==> flow/design.v <==
module IF(
input clk,
input [1:0] PCSrc,
input [31:0] PC0,PC1,PC2,PC3,
output reg [31:0] PC_IF_ID_in,
output  [31:0] IR_out
);
wire [31:0] PC_in;
wire [31:0] PC_out;
select4_32 s1(PC0,PC1,PC2,PC3,PCSrc,PC_in); 
PC PC(PC_in,clk,PC_out);
IR_Mem IR_Mem(clk,PC_out,IR_out);
always @(PC_out)
PC_IF_ID_in=PC_out+32'h4;
endmodule
module IR_Mem(
input clk,
input [31:0]Mem_addr_in,
output reg [31:0]Mem_data_out
);
integer i;
reg [7:0] IR_reg [255:0];
initial
begin
for(i=0;i<=255;i=i+1) IR_reg[i]=8'b0;
	{IR_reg[0], IR_reg[1], IR_reg[2], IR_reg[3]} = 32'b00000000001001000110100000100000;      
	{IR_reg[4], IR_reg[5], IR_reg[6], IR_reg[7]} = 32'b00000001010001110110100000100000;      
	{IR_reg[8], IR_reg[9], IR_reg[10], IR_reg[11]} = 32'b00100000010011101010101111001101;    
	{IR_reg[12], IR_reg[13], IR_reg[14], IR_reg[15]} = 32'b00100001010011110111101111001101;  
	{IR_reg[16], IR_reg[17], IR_reg[18], IR_reg[19]} = 32'b00100101010011110111101111001101;  
	{IR_reg[20], IR_reg[21], IR_reg[22], IR_reg[23]} = 32'b00000001010011000110100000100010;  
	{IR_reg[24], IR_reg[25], IR_reg[26], IR_reg[27]} = 32'b00000001100010100110100000100010;  
	{IR_reg[28], IR_reg[29], IR_reg[30], IR_reg[31]} = 32'b00000001100010100110100000100011;  
	{IR_reg[32], IR_reg[33], IR_reg[34], IR_reg[35]} = 32'b01111100000000010001010000100000;  
	{IR_reg[36], IR_reg[37], IR_reg[38], IR_reg[39]} = 32'b01111100000001110110110000100000;  
	{IR_reg[40], IR_reg[41], IR_reg[42], IR_reg[43]} = 32'b01110001101000001000000000100001;  
	{IR_reg[44], IR_reg[45], IR_reg[46], IR_reg[47]} = 32'b01110001100000001000100000100000;  
	{IR_reg[48], IR_reg[49], IR_reg[50], IR_reg[51]} = 32'b00111100000100101000100110101101;  
	{IR_reg[52], IR_reg[53], IR_reg[54], IR_reg[55]} = 32'b00111001011101001000011010100101;  
	{IR_reg[56], IR_reg[57], IR_reg[58], IR_reg[59]} = 32'b00000010000010101001000000000111;  
	{IR_reg[60], IR_reg[61], IR_reg[62], IR_reg[63]} = 32'b00000010001010111001100000000111;  
	{IR_reg[64], IR_reg[65], IR_reg[66], IR_reg[67]} = 32'b00000000001011111010001101000010;  
	{IR_reg[68], IR_reg[69], IR_reg[70], IR_reg[71]} = 32'b00000010100010011010100000101011;  
	{IR_reg[72], IR_reg[73], IR_reg[74], IR_reg[75]} = 32'b00101010101101101001010000100001;  
	{IR_reg[76], IR_reg[77], IR_reg[78], IR_reg[79]} = 32'b00001000000000000000000000011000;  
	{IR_reg[84], IR_reg[85], IR_reg[86], IR_reg[87]} = 32'b00000001000001101011100000100111;  
	{IR_reg[88], IR_reg[89], IR_reg[90], IR_reg[91]} = 32'b10101110111010000000000000000100;  
	{IR_reg[92], IR_reg[93], IR_reg[94], IR_reg[95]} = 32'b10001110111000110000000000000100;  
	{IR_reg[96], IR_reg[97], IR_reg[98], IR_reg[99]} = 32'b10111010111110010000000000000010;  
	{IR_reg[100], IR_reg[101], IR_reg[102], IR_reg[103]} = 32'b10001010111001000000000000000010;  
	{IR_reg[104], IR_reg[105], IR_reg[106], IR_reg[107]} = 32'b00000000001001000110100000100000;      
	{IR_reg[108], IR_reg[109], IR_reg[110], IR_reg[111]} = 32'b00000001101010010001100000100010; 
	{IR_reg[112], IR_reg[113], IR_reg[114], IR_reg[115]} = 32'b00000001001011010011100000100111; 
	{IR_reg[116], IR_reg[117], IR_reg[118], IR_reg[119]} = 32'b00000001101001100101000000100000; 
	{IR_reg[120], IR_reg[121], IR_reg[122], IR_reg[123]} = 32'b00000111101100011111111111110110;  
	IR_reg[124] = 8'h00;
	IR_reg[125] = 8'h00;
	IR_reg[126] = 8'h00;
	IR_reg[127] = 8'h00;
	IR_reg[128] = 8'h00;
	IR_reg[129] = 8'h00;
	IR_reg[130] = 8'h00;
	IR_reg[131] = 8'h00;
	IR_reg[132] = 8'h00;
	IR_reg[133] = 8'h00;
	IR_reg[134] = 8'h00;
	IR_reg[135] = 8'h00;
	IR_reg[136] = 8'h00;
	IR_reg[137] = 8'h00;
	IR_reg[138] = 8'h00;
	IR_reg[139] = 8'h00;
	IR_reg[140] = 8'h00;
	IR_reg[141] = 8'h00;
	IR_reg[142] = 8'h00;
	IR_reg[143] = 8'h00;
	IR_reg[144] = 8'h00;
	end
always@(*)
begin
Mem_data_out[31:24]<=IR_reg[Mem_addr_in];
Mem_data_out[23:16]<=IR_reg[Mem_addr_in+1];
Mem_data_out[15:8]<=IR_reg[Mem_addr_in+2];
Mem_data_out[7:0]<=IR_reg[Mem_addr_in+3];
end
endmodule
module PC(
input [31:0] PC_in,
input clk,
output reg [31:0]PC_out
);
reg [31:0]PC_in_r;
initial
PC_out=32'b0;
always@(posedge clk)
begin
PC_out<=PC_in;
end
endmodule
module select2_32(
input [31:0] in1,
input [31:0] in2,
input choose,
output reg [31:0] out
);
always@(in1 or in2 or choose)
case(choose)
1'b0:out=in1;
1'b1:out=in2;
default:out=32'b0;
endcase
endmodule
module select2_8(
input [7:0] in1,
input [7:0] in2,
input choose,
output reg [7:0] out
);
always@(in1 or in2 or choose)
case(choose)
1'b0:out=in1;
1'b1:out=in2;
default:out=8'b0;
endcase
endmodule
module select2_5(
input [4:0] in1,
input [4:0] in2,
input choose,
output reg [4:0] out
);
always@(in1 or in2 or choose)
case(choose)
1'b0:out=in1;
1'b1:out=in2;
default:out=5'b0;
endcase
endmodule
module select3_5(
input [4:0] in1,
input [4:0] in2,
input [4:0] in3,
input [1:0] choose,
output reg [4:0] out
);
always@(in1 or in2 or in3 or choose)
case(choose)
2'b00:out=in1;
2'b01:out=in2;
2'b10:out=in3;
default:out=5'b0;
endcase
endmodule
module select3_32(
input [31:0] in1,
input [31:0] in2,
input [31:0] in3,
input [1:0] choose,
output reg [31:0] out
);
always@(in1 or in2 or in3 or choose)
case(choose)
2'b00:out=in1;
2'b01:out=in2;
2'b10:out=in3;
default:out=32'b0;
endcase
endmodule 
module select3_8(
input [7:0] in1,
input [7:0] in2,
input [7:0] in3,
input [1:0] choose,
output reg [7:0] out
);
always@(in1 or in2 or in3 or choose)
case(choose)
2'b00:out=in1;
2'b01:out=in2;
2'b10:out=in3;
default:out=8'b0;
endcase
endmodule 
module select4_32(
input [31:0] in1,
input [31:0] in2,
input [31:0] in3,
input [31:0] in4,
input [1:0] choose,
output reg [31:0] out
);
always@(in1 or in2 or in3 or in4 or choose)
case(choose)
2'b00:out=in1;
2'b01:out=in2;
2'b10:out=in3;
2'b11:out=in4;
default:out=32'b0;
endcase
endmodule
module select4_8(
input [7:0] in1,
input [7:0] in2,
input [7:0] in3,
input [7:0] in4,
input [1:0] choose,
output reg [7:0] out
);
always@(in1 or in2 or in3 or in4 or choose)
case(choose)
2'b00:out=in1;
2'b01:out=in2;
2'b10:out=in3;
2'b11:out=in4;
default:out=8'b0;
endcase
endmodule 
module select5_32(
input [31:0] in1,
input [31:0] in2,
input [31:0] in3,
input [31:0] in4,
input [31:0] in5,
input [2:0] choose,
output reg [31:0] out
);
always@(in1 or in2 or in3 or in4 or in5 or choose)
case(choose)
3'b000:out=in1;
3'b001:out=in2;
3'b010:out=in3;
3'b011:out=in4;
3'b100:out=in5;
default:out=32'b0;
endcase
endmodule 
module select8_8(
input [7:0] in1,
input [7:0] in2,
input [7:0] in3,
input [7:0] in4,
input [7:0] in5,
input [7:0] in6,
input [7:0] in7,
input [7:0] in8,
input [2:0] choose,
output reg [7:0] out
);
always@(in1 or in2 or in3 or in4 or in5 or in6 or in7 or in8 or choose)
case(choose)
3'b000:out=in1;
3'b001:out=in2;
3'b010:out=in3;
3'b011:out=in4;
3'b100:out=in5;
3'b101:out=in6;
3'b110:out=in7;
3'b111:out=in8;
default:out=8'b0;
endcase
endmodule 
## Tool chain data of IF

The steps from the RTL of IF to its reports follow in flow order.
Line numbers count from 1 in the design file above.
Operators carry their Yosys type and port widths (W data, S select, Z words).
Library cell names are shortened.
Not given: --

| inputs | value |
|---|---|
| design top | IF |
| clock | clk |
| library | sky130hd |
| library corner | tt_025C_1v80 |

## Elaborated design

Source: Yosys, flattened and elaborated, memories not mapped. Widths are those after wreduce; folded enables and synchronous resets count as part of the registers. Registers that Yosys merges into a memory's read port (data or address) are not register bits. Print and check cells do not count. Equal cells are merged and count once.
Yosys's memory passes give these memory sizes; they may raise the number of words (mostly to a power of two), join words into wider ones and drop unused or constant bits.

| storage and ports | value |
|---|---|
| register bits | 32 |
| bits in read-only memories | 2048 |
| memory cells | 1 |
| output and inout port bits | 64 |
| elaborated cells | 11 |

| cells by class | value |
|---|---|
| $add $sub $neg | 4 |
| eq/ne operators | 3 |
| multiplexer cells | 1 |
| reduce/logical cells | 1 |

Memory list:

| memory | depth | bits a word | rd ports | write ports | RTL line | RTL |
|---|---|---|---|---|---|---|
| IR_Mem.IR_reg | 256 | 8 | 4 | 0 | 22 | `reg [7:0] IR_reg [255:0];` |

Operators with widths:

| cell | number |
|---|---|
| $pmux W32 S4 | 1 |
| $add A32 B3 Y32 const B | 1 |
| $add A8 B2 Y8 const B | 2 |
| $add A8 B1 Y8 const B | 1 |
| $eq A2 B2 Y1 const B | 2 |
| $eq A2 B1 Y1 const B | 1 |
| $logic_not A2 Y1 | 1 |

## Depth

Yosys ltp: most cells in a row. Word level: on the elaborated netlist, between registers, memories and ports. Mapped: between sequential cells and ports; inverters and the memories' decode and read muxes count.

| logic depth | value |
|---|---|
| depth in word-level cells | 2 |
| ABC_AREA | 0 |
| gate-level depth with buffers | 16 |
| gate-level depth less buffers | 11 |

## Synthesis result

Yosys stat after the flow's synthesis: flattened, memories mapped to cells. It holds for the ABC_AREA given above (unset counts as 0); a run with the other value may have another netlist.
Totals and module areas in this step are rounded.

Cells by type:

| cell | number | total area (µm²) |
|---|---|---|
| mux4_2 | 39 | 878.342 |
| dfxtp_1 | 32 | 640.614 |
| a21oi_1 | 122 | 610.586 |
| nand2_1 | 159 | 596.822 |
| o21ai_0 | 104 | 520.499 |
| nor2_1 | 97 | 364.099 |
| xnor2_1 | 36 | 315.302 |
| buf_2 | 54 | 270.259 |
| ha_1 | 21 | 262.752 |
| clkbuf_1 | 64 | 240.23 |
| nand3_1 | 46 | 230.221 |
| o211ai_1 | 29 | 217.709 |
| a211oi_1 | 28 | 210.202 |
| a311oi_1 | 19 | 166.41 |
| a31oi_1 | 21 | 131.376 |
| xor2_1 | 15 | 131.376 |
| o22ai_1 | 18 | 112.608 |
| nor3_1 | 22 | 110.106 |

Other cell types: 55; their cells: 275.

| mapped netlist | value |
|---|---|
| mapped cells | 1201 |
| chip area (Yosys) | 8110 µm² |
| sequential part of the area | 641 µm² |
| mapped flip-flops | 32 |
| buffer cells | 151 |

The figures by module come from a second, unflattened synthesis with its own total; it is not the netlist above.

| unflattened totals | value |
|---|---|
| cells (unflattened synthesis) | 1203 |
| area total of the unflattened synthesis | 8520 µm² |

Each row is one instance without its submodules.

Modules:

| module | instances | cells | area (µm²) | sequential area (µm²) |
|---|---|---|---|---|
| IR_Mem | 1 | 1045 | 6460 | 0.0 |
| select4_32 | 1 | 39 | 815 | 0.0 |
| PC | 1 | 32 | 641 | 641 |
| IF | 1 | 87 | 606 | 0.0 |

## Path before layout

Source: OpenSTA report_checks on the synthesized netlist (no wires, ideal clock, input and output delay 20% of the period each), path of least setup slack; recovery checks are left aside. Register names are those of the netlist, which keeps one name where synthesis merged equal registers.

| timing post-synthesis | value |
|---|---|
| path kind | reg2out |
| start point | register PC.PC_out[0] |
| end point | output port IR_out[6] |
| period | 3990 ps |
| external output delay | 798 ps |
| time at the first pin | 0 ps |
| arrival time | 3204 ps |
| required time | 3192 ps |
| path slack | -12 ps |
| delay of the path | 3204 ps |
| driving pins on the path | 16 |
| period reached after synthesis | 4002 ps |

"delay of the path" is the arrival time less input delay plus setup time.
A path that ends at an output port has no setup time.
"driving pins on the path": output pins that drive a net of the path, with the launching flip-flop's if there is one; two outputs of one cell count as two.
"period reached after synthesis" is the clock period less the worst setup slack; recovery checks do not enter. This is arithmetic on one report: input and output delays are still those of the set period (20% each).
The rows between start and end are the longest chain of elaborated cells between them; the timing report does not say that the signal goes this way. Where chains are equally long, one stands for them.
Each line given opens the expression or statement behind the cell; cells for indexed reads and writes are added by Yosys, which also makes memories of some case tables.
A memory read counts as a cell of the chain, while the word-level depth stops at memories.

| on the way, post-synthesis | value |
|---|---|
| cell sequence | dfxtp_1 buf_4 buf_2 inv_1 clkbuf_1 ha_1 buf_4 inv_1 ha_1 clkbuf_1 clkbuf_1 nor2_1 nor2_1 nor2_1 o31a_1 o31ai_1 |
| length of the longest elaborated chain | 2 |

RTL lines, path post-synthesis:

| element | RTL line | RTL |
|---|---|---|
| start: declaration | 89 | `output reg [31:0]PC_out` |
| start: assignment | 96 | `PC_out<=PC_in;` |
| $add A8 B2 Y8 | 83 | `Mem_data_out[7:0]<=IR_reg[Mem_addr_in+3];` |
| $mem_v2 Z256 W8 | 22 | `reg [7:0] IR_reg [255:0];` |
| end: declaration | 6 | `output  [31:0] IR_out` |

Add stored flow runs of IF

Record of 2 stored runs of the RTL-to-layout flow on IF, platform sky130hd. The runs are unordered. Constraints: input delay and output delay 20% of the set period each, output load 0.01 pF.

#### Entry A

| setting | value |
|---|---|
| period_ns | `4.63` |
| CORE_UTILIZATION | `48` |
| PLACE_DENSITY | `0.69` |
| HOLD_SLACK_MARGIN | `0.2` |
| CORE_MARGIN | `7` |
| CELL_PAD_IN_SITES_GLOBAL_PLACEMENT | `3` |
| CELL_PAD_IN_SITES_DETAIL_PLACEMENT | `0` |
| CAP_MARGIN | `20` |
| SLEW_MARGIN | `20` |

Did not finish, placement stopped with GPL-0301.

#### Entry B

| setting | value |
|---|---|
| period_ns | `7.24` |
| CORE_UTILIZATION | `57` |
| PLACE_DENSITY | `0.72` |
| CORE_ASPECT_RATIO | `0.52` |
| CORE_MARGIN | `8` |
| CTS_CLUSTER_DIAMETER | `334` |
| CAP_MARGIN | `25` |
| MIN_ROUTING_LAYER | `met2` |
| MAX_ROUTING_LAYER | `met4` |
| SLEW_MARGIN | `20` |

Did not finish, routing stopped with GRT-0116.
