==> flow/design.v <==
module ID(
input clk,
input [5:0] Op,
input [4:0] Rs,
input [4:0] Rt,
input [4:0] Rd,
input [4:0] Shamt,
input [5:0] Func,
input [3:0] Rd_write_byte_en,
input [3:0] RsOut_sel,
input [3:0] RtOut_sel,
input [31:0] Data,
output [31:0] A_in,
output [31:0] B_in,
output [31:0] Immediate32,
output [2:0] Condition,
output Branch,
output MemWrite,
output RegWrite,
output MemRead,
output Jump,
output [1:0] ExResultSrc,
output ALUSrcA,
output ALUSrcB,
output [3:0] ALUOp,
output [1:0] RegDst,
output ShiftAmountSrc,
output [1:0] ShiftOp,
output IF_ID_RtRead,
output [31:0]Rs_out, Rt_out
);
wire [1:0] ExtendI;
register register(Rs,Rt,Rd,Rd_write_byte_en,Data,clk,Rs_out,Rt_out);
IDctr IDctr(Op,Func,Condition,Branch,MemWrite,RegWrite,MemRead,Jump,ExResultSrc,ALUSrcA,ALUSrcB,ALUOp,RegDst,ShiftAmountSrc,ShiftOp,IF_ID_RtRead,ExtendI);
Extend Extend({Rd,Shamt,Func},ExtendI,Immediate32);
select2_8  a(Rs_out[31:24],Data[31:24],RsOut_sel[3],A_in[31:24]);
select2_8  b(Rs_out[23:16],Data[23:16],RsOut_sel[2],A_in[23:16]);
select2_8  c(Rs_out[15:8],Data[15:8],RsOut_sel[1],A_in[15:8]);
select2_8  d(Rs_out[7:0],Data[7:0],RsOut_sel[0],A_in[7:0]);
select2_8  e(Rt_out[31:24],Data[31:24],RtOut_sel[3],B_in[31:24]);
select2_8  f(Rt_out[23:16],Data[23:16],RtOut_sel[2],B_in[23:16]);
select2_8  g(Rt_out[15:8],Data[15:8],RtOut_sel[1],B_in[15:8]);
select2_8  h(Rt_out[7:0],Data[7:0],RtOut_sel[0],B_in[7:0]);
endmodule
module IDctr(
input [5:0] Op,
input [5:0] Func,
output reg [2:0] Condition,
output reg Branch,
output reg MemWrite,
output reg RegWrite,
output reg MemRead,
output reg [1:0] Jump,
output reg [1:0] ExResultSrc,
output reg ALUSrcA,
output reg ALUSrcB,
output reg [3:0] ALUOp,
output reg [1:0] RegDst,
output reg ShiftAmountSrc,
output reg [1:0] ShiftOp,
output reg IF_ID_RtRead,
output reg [1:0] ExtendI
);
always @(*)
begin
case(Op)
6'b000000: 
begin
case(Func)
6'b100000: 
begin
Condition=3'b000;
Branch=0;
MemWrite=0;
RegWrite=1;
MemRead=0;
Jump=0;
ExResultSrc=2'b01;
ALUSrcA=0;
ALUSrcB=0;
ALUOp=4'b1110;
RegDst=2'b00;
ShiftAmountSrc=0;
ShiftOp=2'b00;
IF_ID_RtRead=1;
ExtendI=2'b00;
end
6'b100010: 
begin
Condition=3'b000;
Branch=0;
MemWrite=0;
RegWrite=1;
MemRead=0;
Jump=0;
ExResultSrc=2'b01;
ALUSrcA=0;
ALUSrcB=0;
ALUOp=4'b1111;
RegDst=2'b00;
ShiftAmountSrc=0;
ShiftOp=2'b00;
IF_ID_RtRead=1;
ExtendI=2'b00;
end
6'b100011: 
begin
Condition=3'b000;
Branch=0;
MemWrite=0;
RegWrite=1;
MemRead=0;
Jump=0;
ExResultSrc=2'b01;
ALUSrcA=0;
ALUSrcB=0;
ALUOp=4'b0001;
RegDst=2'b00;
ShiftAmountSrc=0;
ShiftOp=2'b00;
IF_ID_RtRead=1;
ExtendI=2'b00;
end
6'b100111: 
begin
Condition=3'b000;
Branch=0;
MemWrite=0;
RegWrite=1;
MemRead=0;
Jump=0;
ExResultSrc=2'b01;
ALUSrcA=0;
ALUSrcB=0;
ALUOp=4'b1000;
RegDst=2'b00;
ShiftAmountSrc=0;
ShiftOp=2'b00;
IF_ID_RtRead=1;
ExtendI=2'b00;
end
6'b101011: 
begin
Condition=3'b000;
Branch=0;
MemWrite=0;
RegWrite=1;
MemRead=0;
Jump=0;
ExResultSrc=2'b01;
ALUSrcA=0;
ALUSrcB=0;
ALUOp=4'b0101;
RegDst=2'b00;
ShiftAmountSrc=0;
ShiftOp=2'b00;
IF_ID_RtRead=1;
ExtendI=2'b00;
end
6'b101010: 
begin
Condition=3'b000;
Branch=0;
MemWrite=0;
RegWrite=1;
MemRead=0;
Jump=0;
ExResultSrc=2'b01;
ALUSrcA=0;
ALUSrcB=0;
ALUOp=4'b0111;
RegDst=2'b00;
ShiftAmountSrc=0;
ShiftOp=2'b00;
IF_ID_RtRead=1;
ExtendI=2'b00;
end
6'b100100: 
begin
Condition=3'b000;
Branch=0;
MemWrite=0;
RegWrite=1;
MemRead=0;
Jump=0;
ExResultSrc=2'b01;
ALUSrcA=0;
ALUSrcB=0;
ALUOp=4'b0100;
RegDst=2'b00;
ShiftAmountSrc=0;
ShiftOp=2'b00;
IF_ID_RtRead=1;
ExtendI=2'b00;
end
6'b100101: 
begin
Condition=3'b000;
Branch=0;
MemWrite=0;
RegWrite=1;
MemRead=0;
Jump=0;
ExResultSrc=2'b01;
ALUSrcA=0;
ALUSrcB=0;
ALUOp=4'b0110;
RegDst=2'b00;
ShiftAmountSrc=0;
ShiftOp=2'b00;
IF_ID_RtRead=1;
ExtendI=2'b00;
end
6'b000111: 
begin
Condition=3'b000;
Branch=0;
MemWrite=0;
RegWrite=1;
MemRead=0;
Jump=0;
ExResultSrc=2'b10;
ALUSrcA=0;
ALUSrcB=0;
ALUOp=4'b0000;
RegDst=2'b00;
ShiftAmountSrc=1;
ShiftOp=2'b10;
IF_ID_RtRead=1;
ExtendI=2'b00;
end
6'b000010: 
begin
Condition=3'b000;
Branch=0;
MemWrite=0;
RegWrite=1;
MemRead=0;
Jump=0;
ExResultSrc=2'b10;
ALUSrcA=0;
ALUSrcB=0;
ALUOp=4'b0000;
RegDst=2'b00;
ShiftAmountSrc=0;
ShiftOp=2'b11;
IF_ID_RtRead=1;
ExtendI=2'b00;
end
default:
begin
Condition=3'b000;
Branch=0;
MemWrite=0;
RegWrite=0;
MemRead=0;
Jump=0;
ExResultSrc=2'b00;
ALUSrcA=0;
ALUSrcB=0;
ALUOp=4'b0000;
RegDst=2'b00;
ShiftAmountSrc=0;
ShiftOp=2'b00;
IF_ID_RtRead=0;
ExtendI=2'b00;
end
endcase
end
6'b011100: 
if(Func==100001) 
begin
Condition=3'b000;
Branch=0;
MemWrite=0;
RegWrite=1;
MemRead=0;
Jump=0;
ExResultSrc=2'b01;
ALUSrcA=0;
ALUSrcB=0;
ALUOp=4'b0011;
RegDst=2'b00;
ShiftAmountSrc=0;
ShiftOp=2'b00;
IF_ID_RtRead=0;
ExtendI=2'b00;
end
else  
begin
Condition=3'b000;
Branch=0;
MemWrite=0;
RegWrite=1;
MemRead=0;
Jump=0;
ExResultSrc=2'b01;
ALUSrcA=0;
ALUSrcB=0;
ALUOp=4'b0010;
RegDst=2'b00;
ShiftAmountSrc=0;
ShiftOp=2'b00;
IF_ID_RtRead=0;
ExtendI=2'b00;
end
6'b001000: 
begin
Condition=3'b000;
Branch=0;
MemWrite=0;
RegWrite=1;
MemRead=0;
Jump=0;
ExResultSrc=2'b01;
ALUSrcA=0;
ALUSrcB=1;
ALUOp=4'b1110;
RegDst=2'b01;
ShiftAmountSrc=0;
ShiftOp=2'b00;
IF_ID_RtRead=0;
ExtendI=2'b01;
end
6'b001001: 
begin
Condition=3'b000;
Branch=0;
MemWrite=0;
RegWrite=1;
MemRead=0;
Jump=0;
ExResultSrc=2'b01;
ALUSrcA=0;
ALUSrcB=1;
ALUOp=4'b0000;
RegDst=2'b01;
ShiftAmountSrc=0;
ShiftOp=2'b00;
IF_ID_RtRead=0;
ExtendI=2'b00;
end
6'b001110: 
begin
Condition=3'b000;
Branch=0;
MemWrite=0;
RegWrite=1;
MemRead=0;
Jump=0;
ExResultSrc=2'b01;
ALUSrcA=0;
ALUSrcB=1;
ALUOp=4'b1001;
RegDst=2'b01;
ShiftAmountSrc=0;
ShiftOp=2'b00;
IF_ID_RtRead=0;
ExtendI=2'b00;
end
6'b001010: 
begin
Condition=3'b000;
Branch=0;
MemWrite=0;
RegWrite=1;
MemRead=0;
Jump=0;
ExResultSrc=2'b01;
ALUSrcA=0;
ALUSrcB=1;
ALUOp=4'b0111;
RegDst=2'b01;
ShiftAmountSrc=0;
ShiftOp=2'b00;
IF_ID_RtRead=0;
ExtendI=2'b01;
end
6'b000010: 
begin
Condition=3'b000;
Branch=0;
MemWrite=0;
RegWrite=0;
MemRead=0;
Jump=1;
ExResultSrc=2'b01;
ALUSrcA=0;
ALUSrcB=0;
ALUOp=4'b0000;
RegDst=2'b00;
ShiftAmountSrc=0;
ShiftOp=2'b00;
IF_ID_RtRead=0;
ExtendI=2'b00;
end
6'b000001: 
begin
Condition=3'b011;
Branch=1;
MemWrite=0;
RegWrite=1;
MemRead=0;
Jump=0;
ExResultSrc=2'b01;
ALUSrcA=1;
ALUSrcB=0;
ALUOp=4'b1111;
RegDst=2'b01;
ShiftAmountSrc=0;
ShiftOp=2'b10;
IF_ID_RtRead=0;
ExtendI=2'b11;
end
6'b001111: 
begin
Condition=3'b000;
Branch=0;
MemWrite=0;
RegWrite=1;
MemRead=0;
Jump=0;
ExResultSrc=2'b01;
ALUSrcA=0;
ALUSrcB=1;
ALUOp=4'b0000;
RegDst=2'b01;
ShiftAmountSrc=0;
ShiftOp=2'b00;
IF_ID_RtRead=0;
ExtendI=2'b10;
end
6'b100010: 
begin
Condition=3'b000;
Branch=0;
MemWrite=0;
RegWrite=1;
MemRead=1;
Jump=0;
ExResultSrc=2'b01;
ALUSrcA=0;
ALUSrcB=1;
ALUOp=4'b0000;
RegDst=2'b01;
ShiftAmountSrc=0;
ShiftOp=2'b00;
IF_ID_RtRead=0;
ExtendI=2'b01;
end
6'b100011: 
begin
Condition=3'b000;
Branch=0;
MemWrite=0;
RegWrite=1;
MemRead=1;
Jump=0;
ExResultSrc=2'b01;
ALUSrcA=0;
ALUSrcB=1;
ALUOp=4'b0000;
RegDst=2'b01;
ShiftAmountSrc=0;
ShiftOp=2'b00;
IF_ID_RtRead=0;
ExtendI=2'b01;
end
6'b101011: 
begin
Condition=3'b000;
Branch=0;
MemWrite=1;
RegWrite=0;
MemRead=0;
Jump=0;
ExResultSrc=2'b01;
ALUSrcA=0;
ALUSrcB=1;
ALUOp=4'b0000;
RegDst=2'b00;
ShiftAmountSrc=0;
ShiftOp=2'b00;
IF_ID_RtRead=0;
ExtendI=2'b01;
end
6'b101110: 
begin
Condition=3'b000;
Branch=0;
MemWrite=1;
RegWrite=0;
MemRead=0;
Jump=0;
ExResultSrc=2'b01;
ALUSrcA=0;
ALUSrcB=1;
ALUOp=4'b0000;
RegDst=2'b00;
ShiftAmountSrc=0;
ShiftOp=2'b00;
IF_ID_RtRead=0;
ExtendI=2'b01;
end
default:
begin
Condition=3'b000;
Branch=0;
MemWrite=0;
RegWrite=0;
MemRead=0;
Jump=0;
ExResultSrc=2'b00;
ALUSrcA=0;
ALUSrcB=0;
ALUOp=4'b0000;
RegDst=2'b00;
ShiftAmountSrc=0;
ShiftOp=2'b00;
IF_ID_RtRead=0;
ExtendI=2'b00;
end
endcase
end
endmodule
module Extend(
input [15:0] Imm16,
input [1:0] ExtendI,
output reg [31:0] Imm32
);
always @(*)begin
case(ExtendI)
2'b00:Imm32={16'h0000,Imm16};
2'b01:Imm32 = {{16{Imm16[15]}}, Imm16};
2'b10:Imm32 = {Imm16, 16'h0000};
2'b11:Imm32 = {{16{Imm16[15]}}, Imm16} << 2; 
endcase
end
endmodule
module register(
input [4:0] rs_addr,
input [4:0] rt_addr,
input [4:0] rd_addr,
input [3:0] rd_byte_w_en,
input [31:0] rd_in,
input clk,
output reg [31:0] rs_out,
output reg [31:0] rt_out 
);
integer i;
reg [31:0] registers[31:0];  
initial
begin
for(i=0;i<=31;i=i+1) registers[i]=32'h8;
		registers[0] = 32'h00000000; registers[1] = 32'h19946224;
		registers[2] = 32'h20140603; registers[4] = 32'h20120901;
		registers[5] = 32'hfedcba98; registers[7] = 32'h7baba789;
		registers[8] = 32'h80acd568; registers[9] = 32'hea578709;
		registers[10] = 32'h8ffafe72; registers[11] = 32'h8ff75616;
		registers[12] = 32'h52027749;registers[16]=32'h23333333;
		registers[23] = 32'h00000100; 
		registers[24] = 32'h99999966;
		registers[25] = 32'h867a69eb;
		registers[29] = 32'h76543291;
		registers[30] = 32'h00000080;
		registers[31] = 32'h69696969;
end
always @(negedge clk)      
begin
  registers[0]<=32'h00000000;  
  if(rd_addr!=00000)    
    begin
      if(rd_byte_w_en[3])
        registers[rd_addr][31:24]<=rd_in[31:24];
      if(rd_byte_w_en[2])
        registers[rd_addr][23:16]<=rd_in[23:16];
      if(rd_byte_w_en[1])
        registers[rd_addr][15:8]<=rd_in[15:8];
      if(rd_byte_w_en[0])
        registers[rd_addr][7:0]<=rd_in[7:0];
    end 	
end
always @(posedge clk) 
 begin                 
     rs_out<=registers[rs_addr];
     rt_out<=registers[rt_addr];
 end
endmodule
module select2_32(
input [31:0] in1,
input [31:0] in2,
input choose,
output reg [31:0] out
);
always@(in1 or in2 or choose)
case(choose)
1'b0:out=in1;
1'b1:out=in2;
default:out=32'b0;
endcase
endmodule
module select2_8(
input [7:0] in1,
input [7:0] in2,
input choose,
output reg [7:0] out
);
always@(in1 or in2 or choose)
case(choose)
1'b0:out=in1;
1'b1:out=in2;
default:out=8'b0;
endcase
endmodule
module select2_5(
input [4:0] in1,
input [4:0] in2,
input choose,
output reg [4:0] out
);
always@(in1 or in2 or choose)
case(choose)
1'b0:out=in1;
1'b1:out=in2;
default:out=5'b0;
endcase
endmodule
module select3_5(
input [4:0] in1,
input [4:0] in2,
input [4:0] in3,
input [1:0] choose,
output reg [4:0] out
);
always@(in1 or in2 or in3 or choose)
case(choose)
2'b00:out=in1;
2'b01:out=in2;
2'b10:out=in3;
default:out=5'b0;
endcase
endmodule
module select3_32(
input [31:0] in1,
input [31:0] in2,
input [31:0] in3,
input [1:0] choose,
output reg [31:0] out
);
always@(in1 or in2 or in3 or choose)
case(choose)
2'b00:out=in1;
2'b01:out=in2;
2'b10:out=in3;
default:out=32'b0;
endcase
endmodule 
module select3_8(
input [7:0] in1,
input [7:0] in2,
input [7:0] in3,
input [1:0] choose,
output reg [7:0] out
);
always@(in1 or in2 or in3 or choose)
case(choose)
2'b00:out=in1;
2'b01:out=in2;
2'b10:out=in3;
default:out=8'b0;
endcase
endmodule 
module select4_32(
input [31:0] in1,
input [31:0] in2,
input [31:0] in3,
input [31:0] in4,
input [1:0] choose,
output reg [31:0] out
);
always@(in1 or in2 or in3 or in4 or choose)
case(choose)
2'b00:out=in1;
2'b01:out=in2;
2'b10:out=in3;
2'b11:out=in4;
default:out=32'b0;
endcase
endmodule
module select4_8(
input [7:0] in1,
input [7:0] in2,
input [7:0] in3,
input [7:0] in4,
input [1:0] choose,
output reg [7:0] out
);
always@(in1 or in2 or in3 or in4 or choose)
case(choose)
2'b00:out=in1;
2'b01:out=in2;
2'b10:out=in3;
2'b11:out=in4;
default:out=8'b0;
endcase
endmodule 
module select5_32(
input [31:0] in1,
input [31:0] in2,
input [31:0] in3,
input [31:0] in4,
input [31:0] in5,
input [2:0] choose,
output reg [31:0] out
);
always@(in1 or in2 or in3 or in4 or in5 or choose)
case(choose)
3'b000:out=in1;
3'b001:out=in2;
3'b010:out=in3;
3'b011:out=in4;
3'b100:out=in5;
default:out=32'b0;
endcase
endmodule 
module select8_8(
input [7:0] in1,
input [7:0] in2,
input [7:0] in3,
input [7:0] in4,
input [7:0] in5,
input [7:0] in6,
input [7:0] in7,
input [7:0] in8,
input [2:0] choose,
output reg [7:0] out
);
always@(in1 or in2 or in3 or in4 or in5 or in6 or in7 or in8 or choose)
case(choose)
3'b000:out=in1;
3'b001:out=in2;
3'b010:out=in3;
3'b011:out=in4;
3'b100:out=in5;
3'b101:out=in6;
3'b110:out=in7;
3'b111:out=in8;
default:out=8'b0;
endcase
endmodule 
==> Tool chain data of ID <==
What the tools print for ID, step after step.
Line numbers count from 1 in the design file above.
Library cell names are shortened.
{ "design": {"top_module": "ID", "clk_port": "clk", "cell_library": "sky130hd", "pvt_corner": "tt_025C_1v80"} }

==> Elaborated design <==
Yosys after proc, flatten, opt, wreduce and memory -nomap, before mapping. Enables and synchronous resets that opt folds into registers are not counted as muxes. Memory bits, and registers merged into a memory's read port (data or address), are not among the register bits. Print and check cells are not counted. Equal cells are merged and count once.
Memory sizes are those after Yosys's memory passes, which may raise the word count (mostly to a power of two), join words into wider ones and drop unused or constant bits.
{ "word_totals": {"regBits": 0, "mem_bits_rw": 1024, "clocked_rd_ports_x_width": 64, "mem_count": 1, "out_inout_bits": 182, "word_cells": 91} }
{ "mem_list": {"columns": ["name", "words", "word_bits", "read_ports", "wr", "line", "text"], "rows": [
  ["register.registers", 32, 32, 2, 2, 551, "reg [31:0] registers[31:0];"]
]} }
{ "classes": {"n_eq": 25, "mux": 44, "n_logic": 8, "reduce_logical": 13} }
{ "ops": {"columns": ["cell", "count"], "rows": [
  ["32-bit two-way mux", 8],
  ["32-bit parallel mux with 4-bit select", 1],
  ["8-bit parallel mux with 2-bit select", 8],
  ["6-bit == test with constant B", 12],
  ["4-bit parallel mux with 8-bit select", 1],
  ["6-bit by 4-bit == test with 1-bit output with constant B", 5],
  ["4-bit parallel mux with 6-bit select", 1],
  ["9-bit OR reduction", 2],
  ["1-bit two-way mux", 18],
  ["8-bit OR reduction", 2],
  ["2-bit parallel mux with 2-bit select", 4],
  ["12-bit OR reduction", 1],
  ["6-bit by 2-bit == test with 1-bit output with constant B", 2],
  ["10-bit OR reduction", 1],
  ["1-bit NOT", 8],
  ["2-bit OR reduction", 3],
  ["6-bit by 1-bit == test with 1-bit output with constant B", 1],
  ["6-bit by 3-bit == test with 1-bit output with constant B", 1],
  ["6-bit by 5-bit == test with 1-bit output with constant B", 1],
  ["6-bit logical NOT", 1],
  ["6-bit OR reduction", 1],
  ["2-bit parallel mux with 3-bit select", 1],
  ["5-bit nonzero test", 1],
  ["2-bit == test with constant B", 2],
  ["2-bit by 1-bit == test with 1-bit output with constant B", 1],
  ["2-bit logical NOT", 1],
  ["1-bit parallel mux with 2-bit select", 1],
  ["2-bit two-way mux", 1]
]} }

==> Logic depth <==
Depth = most cells in a row (Yosys ltp): at word level without a register or memory, in the mapped netlist without a sequential cell, where the memories' decode and read muxes count.
{ "depth": {"depth_word": 5, "ABC_AREA": 1, "ltp_mapped": 12} }

==> Mapped cells and area <==
Source: synth_stat.txt of the flow (Yosys; design flattened, memories mapped). It holds for the ABC_AREA given above (unset counts as 0); a run with the other value may have another netlist.
Totals and module areas in this step are rounded.
{ "mapped": {"cells": 6388, "area_um2": 55380, "seq_area_um2": 31710, "ff_cells": 1088, "n_buf": 464} }
{ "by_type": {"columns": ["type", "count"], "rows": [
  ["edfxtp_1", 992],
  ["nand2_1", 2965],
  ["nand3_1", 1564],
  ["dfxtp_1", 96],
  ["buf_2", 233],
  ["buf_6", 101],
  ["mux2_2", 64],
  ["nor2_1", 148],
  ["buf_4", 50],
  ["inv_1", 48],
  ["clkbuf_1", 44],
  ["buf_1", 36],
  ["o22ai_1", 14],
  ["nand4_1", 6],
  ["nor3_1", 7],
  ["nand2_2", 5],
  ["inv_2", 5],
  ["inv_6", 2]
]} }
Other cell types: 7; their cells: 8.

Hand-over note for ID

Settings and measured results of 2 stored flow runs for module ID (sky130hd), not sorted in any way. The constraints put input and output delay at 20% of the set period each and load the outputs with 0.01 pF.
Measured values are rounded.
[
  {
    "run": "run 1",
    "settings": { "period_ns": 3.75, "CORE_UTILIZATION": 27, "SETUP_SLACK_MARGIN": 0.72, "PLACE_DENSITY_LB_ADDON": 0.29, "CORE_MARGIN": 3, "CELL_PAD_IN_SITES_GLOBAL_PLACEMENT": 3, "TNS_END_PERCENT": 55, "ABC_AREA": 1, "MAX_ROUTING_LAYER": "met5", "CAP_MARGIN": 20, "SLEW_MARGIN": 20 },
    "results": { "setup_ws_ps": 160, "layout_utilization_pct": 36.4, "synth_chip_area_um2": 55380, "final_hold_ws_ps": 580, "layout_stdcell_area_um2": 73990, "die_footprint_um2": 210600 }
  },
  {
    "run": "run 2",
    "settings": { "period_ns": 5.71, "CORE_UTILIZATION": 53, "CAP_MARGIN": 20, "CORE_MARGIN": 2, "SLEW_MARGIN": 20 },
    "results": { "die_footprint_um2": 99940, "synth_chip_area_um2": 51640, "final_hold_ws_ps": 1412, "layout_stdcell_area_um2": 65770, "setup_ws_ps": 157, "layout_utilization_pct": 68.1 }
  }
]

End of note.
