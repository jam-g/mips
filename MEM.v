==> flow/design.v <==
module MEM(
	input clk,
	input [5:0] Op,
	input [2:0] Condition,
	input Branch,
	input MemWrite,
	input RegWrite,
	input [31:0] MemData,
	input Less,Zero,Overflow,
	input [31:0] WBData,
	output [31:0] MemData_Mem,
	output [3:0] Rd_write_byte_en,
	output RegWriteValid,
	output BranchValid,
	output [3:0]Mem_write_byte_en
);
wire [31:0] Mem_data_in;
wire [31:0] Mem_data_out;
ConditionCheck ConditionCheck(Condition,Branch,RegWrite,Less,Zero,Overflow,BranchValid,RegWriteValid);
reg_shifter reg_shifter(MemData,WBData[1:0],MemWrite,Op,Mem_data_in,Mem_write_byte_en);
Mem Mem(Mem_write_byte_en,clk,Mem_data_in,WBData,Mem_data_out);
mem_shifter mem_shifter(Mem_data_out,WBData[1:0],Op,MemData_Mem,Rd_write_byte_en);
endmodule
module ConditionCheck(
	input [2:0] Condition,
	input Branch,
	input RegWrite,
	input Less,Zero,Overflow,
	output reg BranchValid,RegWriteValid
);
always @(*)
begin
if(Branch==0)
BranchValid=0;
else
begin
case(Condition)
3'b000:
BranchValid=0;
3'b001:
BranchValid=Zero;
3'b010:
BranchValid=~Zero;
3'b011:
BranchValid=Less|Zero; 
3'b100:
BranchValid=Less; 
3'b101:
BranchValid=~Less; 
3'b110:
BranchValid=~(Less|Zero); 
3'b111:
BranchValid=0;
endcase
end
if(RegWrite==0)
RegWriteValid=0;
else if(Overflow==1)
RegWriteValid=0;
else
RegWriteValid=1;
end
endmodule
module reg_shifter(
	input [31:0] rt_out,
	input	[1:0] mem_addr_in,
	input	MemWrite,
	input [5:0] IR_out,
	output reg [31:0] rt_out_shift,
	output reg [3:0] mem_byte_write_out
);
reg [3:0]mem_byte_write;
always @ (*)
begin
	if (IR_out == 6'b101011) begin rt_out_shift = rt_out;mem_byte_write=4'b1111;end
	else begin
		case (mem_addr_in)
			2'b00: begin rt_out_shift = {rt_out[7:0],  24'b0};mem_byte_write=4'b1000;end
			2'b01: begin rt_out_shift = {rt_out[15:0], 16'b0};mem_byte_write=4'b1100;end
			2'b10: begin rt_out_shift = {rt_out[23:0], 8'b0};mem_byte_write=4'b1110;end
			2'b11: begin rt_out_shift = rt_out;mem_byte_write=4'b1111;end
		endcase
	end
	mem_byte_write_out = mem_byte_write & {4{MemWrite}};
end
endmodule
module mem_shifter(
	input [31:0] mem_data_out,
	input	[1:0] mem_addr_in,
	input [5:0] IR_out,
	output reg [31:0] mem_data_shift,
	output reg [3:0] Rd_write_byte_en
);
always @ (*)
begin
	if (IR_out == 6'b100011)begin
		mem_data_shift = mem_data_out;
		Rd_write_byte_en=4'b1111;
	end
	else begin
		case (mem_addr_in)
			2'b00: begin mem_data_shift = mem_data_out; Rd_write_byte_en=4'b1111;end
			2'b01: begin mem_data_shift = {mem_data_out[23:0], 8'b0};Rd_write_byte_en=4'b1110; end
			2'b10: begin mem_data_shift = {mem_data_out[15:0], 16'b0};Rd_write_byte_en=4'b1100; end
			2'b11: begin mem_data_shift = {mem_data_out[7:0],  24'b0};Rd_write_byte_en=4'b1000; end
		endcase
	end
end
endmodule
module Mem(
	input [3:0]Mem_byte_wr_in,
	input clk,
	input [31:0]Mem_data,
	input [31:0]Mem_addr_in,
	output reg [31:0]Mem_data_out
);
reg [31:0]addr;
integer i;
reg [7:0] IR_reg [500:0];
initial
begin
for(i=0;i<=500;i=i+1) IR_reg[i]=8'b0;
IR_reg[256] = 8'b10011000;
IR_reg[257] = 8'b10010110;
IR_reg[258] = 8'b10011100;
IR_reg[259] = 8'b11001110;
end
always@(posedge clk)
begin
addr = {Mem_addr_in[31:2],2'b00};
if(Mem_byte_wr_in[3])
	IR_reg[addr+3]<=Mem_data[31:24];
if(Mem_byte_wr_in[2])
	IR_reg[addr+2]<=Mem_data[23:16];
if(Mem_byte_wr_in[1])
	IR_reg[addr+1]<=Mem_data[15:8];
if(Mem_byte_wr_in[0])
	IR_reg[addr]<=Mem_data[7:0];
if(addr >= 496)
		Mem_data_out <= 32'h00000000;
else begin
	Mem_data_out[31:24]<=IR_reg[addr + 3];
	Mem_data_out[23:16]<=IR_reg[addr+2];
	Mem_data_out[15:8]<=IR_reg[addr+1];
	Mem_data_out[7:0]<=IR_reg[addr];
end
end
endmodule
Tool chain data of MEM
What the tools print for MEM, step after step.
Line numbers count from 1 in the design file above.
Cell names lack the library's common part.
A cell with - has no value.
- top: MEM
- clock port: clk
- cell library: sky130hd
- library corner: tt_025C_1v80

Word-level counts
Source: Yosys, flattened and elaborated, memories not mapped. Widths are those after wreduce; folded enables and synchronous resets count as part of the registers. Registers that Yosys merges into a memory's read port (data or address) are not register bits. Print and check cells do not count. Equal cells are merged and count once.
Yosys's memory passes give these memory sizes; they may raise the number of words (mostly to a power of two), join words into wider ones and drop unused or constant bits.
- register bits at 0
- noted bits of input ports: 80
- noted output and inout bits: 42
- clocked read ports x word width: 32
- noted memories: 1
- RAM bits: 4008
- cells after elaboration: 49
- $lt $le $gt $ge at 1
- muxes and demuxes at 24
- bitwise logic cells: 5
- noted add/sub/neg operators: 3
- equal/unequal tests: 12
- reduce/logical cells at 3
- memory list (memory ; words ; bits a word ; read ports ; wr ports ; line ; RTL):
    Mem.IR_reg ; 501 ; 8 ; 4 ; 4 ; 119 ; reg [7:0] IR_reg [500:0];
- operators with widths (operator ; count):
    32-bit case mux with 4-bit select ; 2
    32-bit 2-to-1 mux ; 2
    9-bit 2-to-1 mux ; 4
    32-bit by 9-bit greater-or-equal comparator with 1-bit output (second input constant) ; 1
    4-bit case mux with 4-bit select ; 2
    8-bit 2-to-1 mux ; 4
    9-bit by 2-bit adder with 9-bit output (second input constant) ; 2
    3-bit == test (second input constant) ; 4
    6-bit == test (second input constant) ; 2
    9-bit by 1-bit adder with 9-bit output (second input constant) ; 1
    4-bit 2-to-1 mux ; 2
    1-bit case mux with 7-bit select ; 1
    1-bit 2-to-1 mux ; 7
    3-bit by 2-bit == test with 1-bit output (second input constant) ; 2
    2-bit == test (second input constant) ; 2
    4-bit AND ; 1
    1-bit NOT ; 3
    3-bit by 1-bit == test with 1-bit output (second input constant) ; 1
    3-bit zero test ; 1
    2-bit by 1-bit == test with 1-bit output (second input constant) ; 1
    2-bit zero test ; 1
    2-bit OR reduction ; 1
    1-bit OR ; 1

Depth
Longest topological path by Yosys (ltp), each cell counted once; first at word level (registers and memories cut), then after technology mapping (sequential cells cut; the memories' decode and read muxes count).
- word-level depth at 5
- noted ABC_AREA: 0
- depth in mapped cells at 11
- depth with buffers taken out at 6

Netlist
The flow's flattened synthesis, as Yosys stat reports it; memories are mapped. The netlist is that of the ABC_AREA named above (0 if unset); the other value can give another one.
- cell types (cell type ; count ; area in all (sq um)):
    edfxtp_1 ; 4008 ; 1.2E+05
    mux4_2 ; 623 ; 1.4E+04
    mux2i_1 ; 737 ; 7.38E+03
    a22oi_1 ; 621 ; 4.66E+03
    nor2_1 ; 424 ; 1.59E+03
    buf_2 ; 211 ; 1.06E+03
    nand3_1 ; 165 ; 825.792
    clkbuf_1 ; 209 ; 784.502
    nand2_1 ; 195 ; 731.952
    dfxtp_1 ; 32 ; 640.614
    nand4_1 ; 97 ; 606.832
    inv_1 ; 131 ; 491.722
    a21oi_1 ; 69 ; 345.331
    o22ai_1 ; 54 ; 337.824
    mux2_2 ; 21 ; 236.477
    nor4_1 ; 34 ; 212.704
    a211o_1 ; 23 ; 201.443
    a22o_1 ; 21 ; 183.926
Not listed: further types 37, cells in them 263.
- mapped cells at 7938
- buffer cells at 478
- noted chip area (Yosys): 156417.5 sq um
- noted flip-flop cells: 4040
By module: a second synthesis without flattening, with its own total; a netlist apart from the flattened one above.
- noted cells (unflattened synthesis): 7794
- area (unflattened synthesis): 156940.5 sq um
Each row is one instance without its submodules.
- by module (module ; sequential area (sq um) ; instances ; cells ; area (sq um)):
    Mem ; 120996.0 ; 1 ; 7500 ; 155006.2
    reg_shifter ; 0.0 ; 1 ; 163 ; 1107.3
    mem_shifter ; 0.0 ; 1 ; 123 ; 767.0
    ConditionCheck ; 0.0 ; 1 ; 8 ; 60.1
    MEM ; 0.0 ; 1 ; 0 ; 0.0

Path before layout
OpenSTA on the mapped netlist: ideal clock, no wires. The path of least setup slack (recovery checks aside). Input and output delay are each 20% of the period. Register names are those of the netlist, which keeps one name where synthesis merged equal registers.
- path type: input port to flip-flop
- from: in Op[2]
- to: mem Mem.IR_reg[103][5]
- external input delay at 1298 ps
- slack at -387 ps
- arrival time at 6001 ps
- stages at 7
- noted clock period: 6490 ps
- delay of the path at 5579 ps
- path buffers at 3
- data required time at 5614 ps
- noted period reached after synthesis: 6877 ps
"delay of the path" is the arrival time less input delay plus setup time.
"stages": output pins that drive a net of the path, with the launching flip-flop's if there is one; two outputs of one cell count as two.
"period reached after synthesis" is the clock period less the worst setup slack; recovery checks do not enter. This is arithmetic on one report: input and output delays are still those of the set period (20% each).
Between the ends stands the longest chain of elaborated cells between them, by number of cells; it is not shown to be the way that was timed. Of several equally long chains one is given.
Each line given opens the expression or statement behind the cell; cells for indexed reads and writes are added by Yosys, which also makes memories of some case tables.
- path through: nor3b_1 -> and3_1 -> clkbuf_1 -> clkbuf_1 -> clkbuf_1 -> o31ai_1 -> a21oi_1
- length of the longest elaborated chain: 4
- RTL lines, path after synthesis (item ; line ; RTL):
    from (decl) ; 3 ; input [5:0] Op,
    6-bit == test ; 75 ; if (IR_out == 6'b101011) begin rt_out_shift = rt_out;mem_byte_write=4'b1111;end
    4-bit 2-to-1 mux ; 75 ;
    4-bit AND ; 84 ; mem_byte_write_out = mem_byte_write & {4{MemWrite}};
    9-bit 2-to-1 mux ; 131 ; if(Mem_byte_wr_in[3])
    to (decl) ; 119 ; reg [7:0] IR_reg [500:0];

Worst path after layout
From the final timing report of job 2: the path of least setup slack in the routed layout; clock arrival at registers is part of the times.
The report prints the path's times to 10 ps; the period is as set.
- path type: input port to output port
- from: in Op[5]
- to: out MemData_Mem[17]
- slack at 1990 ps
- external input delay at 1480 ps
- data required time at 5910 ps
- noted clock period: 7390 ps
- arrival time at 3920 ps
- output delay at 1480 ps
- stages at 7
- path buffers at 2
Between the ends stands the longest chain of elaborated cells between them, by number of cells; it is not shown to be the way that was timed. Of several equally long chains one is given.
- path through: clkdlybuf4s50_1 -> nor3b_1 -> and3b_1 -> nor2_1 -> a22oi_1 -> o21ai_0 -> clkdlybuf4s50_1
- length of the longest elaborated chain: 2
- RTL lines, path post-layout (item ; line ; RTL):
    from (decl) ; 3 ; input [5:0] Op,
    6-bit == test ; 96 ; if (IR_out == 6'b100011)begin
    32-bit 2-to-1 mux ; 96 ;
    to (decl) ; 11 ; output [31:0] MemData_Mem,

FLOW RESULTS
============

Measured results for MEM: 2 stored runs of the Yosys and OpenROAD flow on sky130hd. The settings differ; the order carries no meaning. The constraints put input and output delay at 20% of the set period each and load the outputs with 0.01 pF.
By "reached clock period" is meant the clock period of the run minus its worst setup slack. This is arithmetic on one report: input and output delays are still those of the set period (20% each).
"critical setup path time" is the time allowed to the run's worst setup path (the clock period less input and output delay, where it has them) less its slack. Clock arrival times count: a late capture clock shortens it, a late launch clock lengthens it.
"total power of the final layout" rests on the timing tool's default activity at the inputs, not on a simulated workload.
"critical setup path time" is given in steps of 10 ps.

Job 1

==> flow/run.sh <==
#!/bin/bash
# the make line also repeats the synthesis and layout settings of config.mk as NAME=value (left out here)
make -C /OpenROAD-flow-scripts/flow DESIGN_CONFIG=/design/flow/config.mk WORK_HOME=/design/flow/orfs CLKGATE_MAP_FILE= finish
==> flow/config.mk <==
export PLATFORM = sky130hd
export DESIGN_NAME = MEM
export DESIGN_NICKNAME = MEM
export VERILOG_FILES = /design/flow/design.v
export SDC_FILE = /design/flow/constraint.sdc
export NUM_CORES = 4
export LEC_CHECK = 0
export CAP_MARGIN = 20
export CELL_PAD_IN_SITES_DETAIL_PLACEMENT = 2
export CELL_PAD_IN_SITES_GLOBAL_PLACEMENT = 2
export CORE_MARGIN = 2
export CORE_UTILIZATION = 69
export CTS_CLUSTER_DIAMETER = 156
export HOLD_SLACK_MARGIN = 0.01
export MIN_ROUTING_LAYER = met1
export PLACE_DENSITY = 0.74
export SETUP_SLACK_MARGIN = 0.55
export SLEW_MARGIN = 20
export TNS_END_PERCENT = 20
==> flow/constraint.sdc <==
create_clock -name core_clock -period 8.9 [get_ports {clk}]
set_input_delay 1.7800 -clock core_clock [delete_from_list [all_inputs] [get_ports {clk}]]
set_output_delay 1.7800 -clock core_clock [all_outputs]
set_load 0.01 [all_outputs]

Job 1: unfinished; tool error in placement.

Job 2

==> flow/run.sh <==
#!/bin/bash
# the make line also repeats the synthesis and layout settings of config.mk as NAME=value (left out here)
make -C /OpenROAD-flow-scripts/flow DESIGN_CONFIG=/design/flow/config.mk WORK_HOME=/design/flow/orfs CLKGATE_MAP_FILE= finish
==> flow/config.mk <==
export PLATFORM = sky130hd
export DESIGN_NAME = MEM
export DESIGN_NICKNAME = MEM
export VERILOG_FILES = /design/flow/design.v
export SDC_FILE = /design/flow/constraint.sdc
export NUM_CORES = 4
export LEC_CHECK = 0
export CAP_MARGIN = 20
export CORE_MARGIN = 2
export CORE_UTILIZATION = 40
export SETUP_SLACK_MARGIN = 1.67
export SLEW_MARGIN = 20
==> flow/constraint.sdc <==
create_clock -name core_clock -period 7.39 [get_ports {clk}]
set_input_delay 1.4780 -clock core_clock [delete_from_list [all_inputs] [get_ports {clk}]]
set_output_delay 1.4780 -clock core_clock [all_outputs]
set_load 0.01 [all_outputs]

Measured in job 2:
- noted the utilization in the final report: 0.454
- total power of the final layout at 47.346 mW
- lowest hold slack at 802 ps
- area of the die at 396063.0 sq um
- noted the critical setup path time: 2440 ps
- worst setup path kind: input port to output port
- noted the mapped cell area after synthesis: 156417.5 sq um
- standard-cell area after routing at 176614.0 sq um
- final setup TNS at 0 ps
- reached clock period at 5401 ps
- setup slack of the critical path: 1989 ps
